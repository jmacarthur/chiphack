==> flow/design.v <==
module chip (
    input  clk,
    output [18:0] ADR,
    output [15:0] DAT,
    output RAMOE,
    output RAMWE,
    output RAMCS,
    output [55:0] PMOD
  );
  assign ADR[18:0] = {19{1'b0}};
  assign DAT[15:0] = {16{1'b0}};
  assign RAMOE = 1'b1;
  assign RAMWE = 1'b1;
  assign RAMCS = 1'b1;
  assign PMOD[51:0] = {52{1'bz}};
  count my_count (
    .clk   (clk),
    .leds (PMOD[55:52])
  );
endmodule
module count(input clk, output [3:0] leds);
	reg [26:0] count;
	reg [3:0] led;
	assign leds = led;
	always @(posedge clk) begin
	  count <= count + 1;
	  if (count[26])
	  	led = count[25:22];
	end
endmodule
# [From RTL to reports: chip]
# The steps from the RTL of chip to its reports follow in flow order.
# Lines are those of the file above, counted from 1.
# Operators: Yosys type, input widths -> output width; for muxes data width and select width s.
# Library cell names are shortened.
# Not given: n/a
[inputs] top_module="chip" clk_port="clk" library="sky130hd" pvt_corner="tt_025C_1v80"

# [Word-level counts]
# Yosys after proc, flatten, opt, wreduce and memory -nomap, before mapping. Enables and synchronous resets that opt folds into registers are not counted as muxes. Memory bits, and registers merged into a memory's read port (data or address), are not among the register bits. Print and check cells are not counted. Equal cells are merged and count once.
[bits] ff_bits=31 inputBits=1
[op_classes] addsub=1
[ops] operator="$add 27x1->27 const B" n=1

# [Depth]
# Longest topological path by Yosys (ltp), each cell counted once; first at word level (registers and memories cut), then after technology mapping (sequential cells cut; the memories' decode and read muxes count).
[logic_depth] ltp_word=1 abc_area=0 mapped_depth=5 mapped_depth_nobuf=5

# [Mapped cells and area]
# Yosys stat after the flow's synthesis: flattened, memories mapped to cells. It holds for the ABC_AREA given above (unset counts as 0); a run with the other value may have another netlist.
# The area totals of this step are shown rounded.
[by_type] cell_type="buf_4" n=90 type_area_um2=675.648
[by_type] cell_type="dfxtp_1" n=27 type_area_um2=540.518
[by_type] cell_type="xnor2_1" n=17 type_area_um2=148.893
[by_type] cell_type="edfxtp_1" n=4 type_area_um2=120.115
[by_type] cell_type="nand3_1" n=15 type_area_um2=75.072
[by_type] cell_type="xor2_1" n=8 type_area_um2=70.067
[by_type] cell_type="and3_1" n=6 type_area_um2=37.536
[by_type] cell_type="nand4_1" n=6 type_area_um2=37.536
[by_type] cell_type="nand2_1" n=6 type_area_um2=22.522
[by_type] cell_type="nand4_4" n=1 type_area_um2=21.27
[by_type] cell_type="nor4_4" n=1 type_area_um2=21.27
[by_type] cell_type="nor2_1" n=5 type_area_um2=18.768
[by_type] cell_type="nor3_4" n=1 type_area_um2=16.266
[by_type] cell_type="ha_1" n=1 type_area_um2=12.512
[by_type] cell_type="nor3_1" n=2 type_area_um2=10.01
[by_type] cell_type="conb_1" n=2 type_area_um2=7.507
[by_type] cell_type="inv_1" n=2 type_area_um2=7.507
[mapped] ff_cells=31 yosys_area_mm2=0.00184 cells=194
# The figures by module come from a second, unflattened synthesis with its own total; it is not the netlist above.
[unflattened] cells_unflattened=196 area_unflattened_mm2=0.00185
# Rows give one instance, submodules left out.
[by_module] module="count" mod_area_mm2=0.00116 instances=1 cells=104
[by_module] module="chip" mod_area_mm2=0.000683 instances=1 cells=92

# [Path before layout]
# Source: OpenSTA report_checks on the synthesized netlist (no wires, ideal clock, input and output delay 20% of the period each), path of least setup slack; recovery checks are left aside. Register names are those of the netlist, which keeps one name where synthesis merged equal registers.
[synth_path] kind="register to register" startpoint="register my_count.count[0]" endpoint="register my_count.count[26]" driving_pins=6 tclk_ps=1820 path_buffers=0 setup_slack_ps=290 setup_ps=122 path_delay_ps=1530 t_first_pin_ps=0 arrival_ps=1408 synth_period_reached_ps=1530
# "path_delay_ps" is the arrival time less input delay plus setup time.
# "driving_pins" counts driving pins, that of a launching flip-flop among them; a cell with two outputs on the path counts twice.
# "synth_period_reached_ps" = period - worst setup slack (recovery checks aside). The figure is calculated, with input and output delays left at 20% of the set period.
# Between the ends stands the longest chain of elaborated cells between them, by number of cells; it is not shown to be the way that was timed. Of several equally long chains one is given.
# Each line given opens the expression or statement behind the cell; cells for indexed reads and writes are added by Yosys, which also makes memories of some case tables.
[synth_between] path_cell_list="dfxtp_1 -> ha_1 -> nand4_1 -> nor4_4 -> nand4_1 -> xnor2_1" elab_chain_cells=1
[synth_lines] element="from (decl)" line=22 text="reg [26:0] count;"
[synth_lines] element="from (assign)" line=26 text="count <= count + 1;"
[synth_lines] element="$add 27x1->27" line=26
[synth_lines] element="to (assign)" line=26
[synth_lines] element="to (decl)" line=22

# [Timing after layout]
# From the final timing report of flow run 1: the path of least setup slack in the routed layout; clock arrival at registers is part of the times.
# The report prints the path's times to 10 ps; the period is as set.
[layout_path] kind="register to register" startpoint="register my_count.count[0]" endpoint="register my_count.count[26]" driving_pins=6 tclk_ps=1810 t_first_pin_ps=280 path_buffers=0 setup_ps=110 setup_slack_ps=270 arrival_ps=1720
# Between the ends stands the longest chain of elaborated cells between them, by number of cells; it is not shown to be the way that was timed. Of several equally long chains one is given.
[layout_between] path_cell_list="dfxtp_1 -> ha_1 -> nand4_1 -> nor4_4 -> nand4_1 -> xnor2_1" elab_chain_cells=1
[layout_lines] element="from (decl)" line=22 text="reg [26:0] count;"
[layout_lines] element="from (assign)" line=26 text="count <= count + 1;"
[layout_lines] element="$add 27x1->27" line=26
[layout_lines] element="to (assign)" line=26
[layout_lines] element="to (decl)" line=22

# Settings and measured results of 2 stored flow runs for module chip (sky130hd), not sorted in any way. The constraints put input and output delay at 20% of the set period each and load the outputs with 0.01 pF.
# "clock_period_reached_ps": clock period set for the run, less the worst setup slack. It is reckoned from that one timing run; input and output delays stay at 20% of the period that was set.
# "worst_path_ps" = time allowed to the worst setup path (clock period - input delay - output delay, where it has them) - its slack; a late launch clock adds to it, a late capture clock takes from it.
# "totalPower_uw" rests on the timing tool's default activity at the inputs, not on a simulated workload.
# "worst_path_ps" is known to 10 ps.
# The measured numbers are rounded.
run="flow run 1" settings period_ns=1.81 CAP_MARGIN=20 CORE_MARGIN=2 CORE_UTILIZATION=40 SLEW_MARGIN=20
run="flow run 1" results dieArea_mm2=0.00517 util_pct=39.4 worst_path_ps=1540 worst_setup_path_type="register to register" setup_ws_ps=265 tns_setup_ps=0 totalPower_uw=1480 stdcell_area_mm2=0.00173 fin_hold_ws_ps=403 synthArea_mm2=0.00184 clock_period_reached_ps=1545
run="flow run 2" settings period_ns=1.2 CORE_UTILIZATION=35 SETUP_SLACK_MARGIN=-0.08 PLACE_DENSITY=0.64 HOLD_SLACK_MARGIN=-0.0 CORE_ASPECT_RATIO=1.17 CORE_MARGIN=5 CELL_PAD_IN_SITES_DETAIL_PLACEMENT=1 GPL_ROUTABILITY_DRIVEN=1 CTS_CLUSTER_SIZE=77 CTS_CLUSTER_DIAMETER=130 SLEW_MARGIN=35 MIN_ROUTING_LAYER="met2" MAX_ROUTING_LAYER="met5" CAP_MARGIN=20
run="flow run 2" results dieArea_mm2=0.00682 util_pct=39.3 worst_path_ps=1320 worst_setup_path_type="register to register" setup_ws_ps=-124 tns_setup_ps=-1130 totalPower_uw=2190 stdcell_area_mm2=0.002 fin_hold_ws_ps=498 synthArea_mm2=0.00184 clock_period_reached_ps=1324
