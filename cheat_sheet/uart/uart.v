==> flow/design.v <==
module uart(  input clk,
              input next_ed,
              input button,
              output [3:0] led,
              output reg UART_TX,  
              output UART_GND);    
  reg [3:0] transmit_state;
  reg [7:0] transmit_data;
  reg 	     key1_reg;
  reg [3:0] word_state;
  wire 					reset;
  assign reset = ~button;
  assign UART_GND = 0;
  assign led = word_state;
  always @(posedge clk or posedge reset) begin
 	  if (reset) begin
 	     transmit_state <= 0;
 	     UART_TX <= 1;
 	     transmit_data <= 8'h30;
 	  end
 	  else begin
 	     case (transmit_state)
 	       0:
 		      begin
            if (next_ed == 1) begin
              transmit_state <= 1;
            end
 		      end
 	       1:
 		      begin
              UART_TX <= 0;
              transmit_state <= 2;
 		       end
 	       2,3,4,5,6,7,8,9:
 		      begin
         UART_TX <= transmit_data[transmit_state - 2];
         transmit_state <= transmit_state + 1;
 		      end
 	       10:
 		      begin
            UART_TX <= 1;
            transmit_state <= 0;
            if (word_state == 15) begin
              word_state <= 1;
 		        end
            else
              word_state <= word_state + 1;
            begin
            if (word_state == 1) begin
              transmit_state <= 1;
              word_state <= word_state + 1;
              transmit_data <= 8'h48;  
            end
            if (word_state == 2) begin
              transmit_state <= 1;
              word_state <= word_state + 1;
              transmit_data <= 8'h65;  
            end
            if (word_state == 3) begin
              transmit_state <= 1;
              word_state <= word_state + 1;
              transmit_data <= 8'h6c;  
            end
            if (word_state == 4) begin
              transmit_state <= 1;
              word_state <= word_state + 1;
              transmit_data <= 8'h6c;  
            end
            if (word_state == 5) begin
              transmit_state <= 1;
              word_state <= word_state + 1;
              transmit_data <= 8'h6f;  
            end
            if (word_state == 6) begin
              transmit_state <= 1;
              word_state <= word_state + 1;
              transmit_data <= 8'h2c;  
            end
            if (word_state == 7) begin
              transmit_state <= 1;
              word_state <= word_state + 1;
              transmit_data <= 8'h20;  
            end
            if (word_state == 8) begin
              transmit_state <= 1;
              word_state <= word_state + 1;
              transmit_data <= 8'h57;  
            end
            if (word_state == 9) begin
              transmit_state <= 1;
              word_state <= word_state + 1;
              transmit_data <= 8'h6f;  
            end
            if (word_state == 10) begin
              transmit_state <= 1;
              word_state <= word_state + 1;
              transmit_data <= 8'h72;  
            end
            if (word_state == 11) begin
              transmit_state <= 1;
              word_state <= word_state + 1;
              transmit_data <= 8'h6c;  
            end
            if (word_state == 12) begin
              transmit_state <= 1;
              word_state <= word_state + 1;
              transmit_data <= 8'h64;  
            end
            if (word_state == 13) begin
              transmit_state <= 1;
              word_state <= word_state + 1;
              transmit_data <= 8'h21;  
            end
            if (word_state == 14) begin
              transmit_state <= 1;
              word_state <= word_state + 1;
              transmit_data <= 8'hA;  
            end
            if (word_state == 15) begin
              transmit_state <= 0;
              word_state <= 1;
              transmit_data <= 8'hD;  
            end
          end
        end
 	       default:
 		       transmit_state <= 0;
 	     endcase
 	  end
  end
endmodule
; ---- Tool chain data of uart
; Tool output for the design above, in the order of the flow.
; Line numbers count from 1 in the design file above.
; Library cell names are shortened.
; The mark - stands for no value.
[design]
top = uart
clock_port = clk
lib = sky130hd
pvt_corner = tt_025C_1v80

; ---- Word-level counts
; Counts by Yosys on the flattened word-level netlist (proc, flatten, opt, wreduce; memories kept). Register bits leave out memories and registers merged into their read ports (data or address). Print and check cells are left out. Cells with the same type and inputs are merged into one.
[bits]
ff_bits = 17
input_bits = 3
out_inout_bits = 6
elab_cells = 73
[op_classes]
addsub = 3
n_eq = 26
shift = 1
mux = 33
reduce_logical = 6
[ops]
columns = operator, n
row1 = 8-bit two-way mux, 15
row2 = 4-bit equality test (second input constant), 11
row3 = 4-bit by 3-bit equality test with 1-bit output (second input constant), 8
row4 = 4-bit by 2-bit equality test with 1-bit output (second input constant), 4
row5 = 4-bit parallel mux with 4-bit select, 1
row6 = 15-bit nonzero test, 1
row7 = 1-bit two-way mux, 15
row8 = 4-bit by 1-bit adder with 4-bit output (second input constant), 2
row9 = 4-bit by 1-bit equality test with 1-bit output (second input constant), 2
row10 = 8-bit by 5-bit variable part select with 1-bit output, 1
row11 = 8-bit OR reduction, 1
row12 = 4-bit by 2-bit subtractor with 5-bit output (second input constant), 1
row13 = 2-bit AND reduction, 2
row14 = 4-bit logical NOT, 1
row15 = 4-bit two-way mux, 1
row16 = 3-bit nonzero test, 1
row17 = 1-bit parallel mux with 3-bit select, 1
row18 = 2-bit inequality test (second input constant), 1

; ---- Depth
; Depth = most cells in a row (Yosys ltp): at word level without a register or memory, in the mapped netlist without a sequential cell, where the memories' decode and read muxes count.
[depth]
ltp_word = 17
ABC_AREA = 0
depth_mapped = 8
depth_no_buf = 6

; ---- After synthesis
; The flow's flattened synthesis, as Yosys stat reports it; memories are mapped. The netlist is that of the ABC_AREA named above (0 if unset); the other value can give another one.
; Totals and module areas in this step are rounded.
[mapped]
mapped_cells = 140
yosys_area_mm2 = 0.001265
ffs = 16
buf_cells = 9
[by_type]
columns = type, n, type_area_um2
row1 = dfrtp_1, 9, 225.216
row2 = ha_1, 10, 125.12
row3 = edfxtp_1, 4, 120.115
row4 = dfstp_2, 3, 78.826
row5 = o21ai_0, 11, 55.053
row6 = nor2_1, 13, 48.797
row7 = inv_1, 12, 45.043
row8 = a21oi_1, 6, 30.029
row9 = buf_4, 4, 30.029
row10 = xor2_1, 3, 26.275
row11 = a22oi_2, 2, 25.024
row12 = nand3_1, 5, 25.024
row13 = mux4_2, 1, 22.522
row14 = nand2_1, 6, 22.522
row15 = buf_2, 4, 20.019
row16 = nor3_1, 4, 20.019
row17 = o32a_1, 2, 20.019
row18 = nand2b_1, 3, 18.768
; Not listed: further types 32, cells in them 38.

; ---- Timing after synthesis
; OpenSTA on the mapped netlist: ideal clock, no wires. The path of least setup slack (recovery checks aside). Input and output delay are each 20% of the period. Register names are those of the netlist, which keeps one name where synthesis merged equal registers.
[synth_timing]
kind = flip-flop to flip-flop
from = reg word_state[0]
to = reg transmit_data[2]
tclk_ns = 2.25
setup_time_ns = 0.126
launch_ns = 0.000
arrival_time_ns = 1.562
setup_slack_ns = 0.562
delay_ns = 1.688
path_stages = 7
path_buffers = 1
period_less_setup_slack_ns = 1.688
; "delay_ns" is the arrival time less input delay plus setup time.
; "path_stages": output pins that drive a net of the path, with the launching flip-flop's if there is one; two outputs of one cell count as two.
; "period_less_setup_slack_ns" is the clock period less the worst setup slack; recovery checks do not enter. This is arithmetic on one report: input and output delays are still those of the set period (20% each).
; Between the ends stands the longest chain of elaborated cells between them, by number of cells; it is not shown to be the way that was timed. Of several equally long chains one is given.
; A line is the first line of the expression or statement that the cell stems from. Yosys adds cells for indexed reads and writes and turns some case tables into memories.
; A register here has more assigning lines than the two given.
[synth_via]
path_cell_list = edfxtp_1 ha_1 buf_2 or2_1 a21oi_1 nor3_1 o32a_1
elab_chain_len = 16
cells_between = 32
classes_between = eq/ne (15); mux (15); reduce/logical (2)
[synth_rtl]
columns = item, line_no
row1 = "start, declared", 10  ; reg [3:0] word_state;
row2 = "start, assigned", 47  ; word_state <= word_state + 1;
row3 = "start, assigned", 51  ; word_state <= word_state + 1;
row4 = 4-bit by 1-bit equality test with 1-bit output, 49  ; if (word_state == 1) begin
row5 = 8-bit two-way mux, 49
row6 = 8-bit two-way mux, 54  ; if (word_state == 2) begin
row7 = 8-bit two-way mux, 59  ; if (word_state == 3) begin
row8 = 8-bit two-way mux, 64  ; if (word_state == 4) begin
row9 = 8-bit two-way mux, 69  ; if (word_state == 5) begin
row10 = 8-bit two-way mux, 74  ; if (word_state == 6) begin
row11 = (+2 left out), -
row12 = 8-bit two-way mux, 89  ; if (word_state == 9) begin
row13 = 8-bit two-way mux, 94  ; if (word_state == 10) begin
row14 = 8-bit two-way mux, 99  ; if (word_state == 11) begin
row15 = 8-bit two-way mux, 104  ; if (word_state == 12) begin
row16 = 8-bit two-way mux, 109  ; if (word_state == 13) begin
row17 = 8-bit two-way mux, 114  ; if (word_state == 14) begin
row18 = 8-bit two-way mux, 119  ; if (word_state == 15) begin
row19 = "end, assigned", 117  ; transmit_data <= 8'hA;
row20 = "end, assigned", 122  ; transmit_data <= 8'hD;
row21 = "end, declared", 8  ; reg [7:0] transmit_data;

; ---- Timing after layout
; From the final timing report of record 1: the path of least setup slack in the routed layout; clock arrival at registers is part of the times.
[layout_timing]
kind = flip-flop to output port
from = reg word_state[1]
to = out led[1]
tclk_ns = 2.8
out_delay_ns = 0.56
launch_ns = 0.26
arrival_time_ns = 1.41
setup_slack_ns = 0.83
path_stages = 3
path_buffers = 2
; A register here has more assigning lines than the two given.
[layout_via]
path_cell_list = edfxtp_1 buf_4 clkdlybuf4s50_1
elab_chain_len = 0
cells_between = 0
[layout_rtl]
columns = item, line_no
row1 = "start, declared", 10  ; reg [3:0] word_state;
row2 = "start, assigned", 47  ; word_state <= word_state + 1;
row3 = "start, assigned", 51  ; word_state <= word_state + 1;
row4 = "end, declared", 4  ; output [3:0] led,

; Measured results for uart: 2 stored runs of the Yosys and OpenROAD flow on sky130hd. The settings differ; the order carries no meaning. The constraints put input and output delay at 20% of the set period each and load the outputs with 0.01 pF.
; "period_reached_ns" is the run's clock period less its worst setup slack. It is reckoned from that one timing run; input and output delays stay at 20% of the period that was set.
; "worst_path_allowed_less_slack_ns" means the part of the period allowed to the worst setup path (the constraints hold back 20% at inputs and 20% at outputs) less its slack; where the path has registers, the arrival times of their clocks count too.
; "totalPower_uw": no workload was simulated; the value follows from the tool's default switching activity.
; Results are given in rounded form.

[record 1: settings]
period_ns = 2.8
CORE_UTILIZATION = 21
SETUP_SLACK_MARGIN = 0.74
PLACE_DENSITY_LB_ADDON = 0.12
CORE_ASPECT_RATIO = 1.55
CORE_MARGIN = 10
CELL_PAD_IN_SITES_GLOBAL_PLACEMENT = 1
CELL_PAD_IN_SITES_DETAIL_PLACEMENT = 1
MIN_ROUTING_LAYER = met2
MAX_ROUTING_LAYER = met5
CAP_MARGIN = 20
SLEW_MARGIN = 20
[record 1: results]
totalPower_uw = 998.1
period_reached_ns = 1.966
fin_tns_ns = 0.000
worst_path_allowed_less_slack_ns = 1.41
worst_path_kind = flip-flop to output port
util_frac = 0.257
setup_ws_ns = 0.834
yosys.chip_area_mm2 = 0.001265
finalCellArea_mm2 = 0.001518
final_die_area_mm2 = 0.009603

[record 2: settings]
period_ns = 1.01
CORE_UTILIZATION = 42
PLACE_DENSITY_LB_ADDON = 0.05
CELL_PAD_IN_SITES_GLOBAL_PLACEMENT = 1
TNS_END_PERCENT = 80
GPL_ROUTABILITY_DRIVEN = 0
CTS_CLUSTER_SIZE = 75
CTS_CLUSTER_DIAMETER = 113
MAX_ROUTING_LAYER = met4
CAP_MARGIN = 20
CORE_MARGIN = 2
SLEW_MARGIN = 20
[record 2: results]
totalPower_uw = 3556
period_reached_ns = 1.730
fin_tns_ns = -12.01
worst_path_allowed_less_slack_ns = 1.73
worst_path_kind = flip-flop to flip-flop
util_frac = 0.718
setup_ws_ns = -0.720
yosys.chip_area_mm2 = 0.001265
finalCellArea_mm2 = 0.002014
final_die_area_mm2 = 0.003467
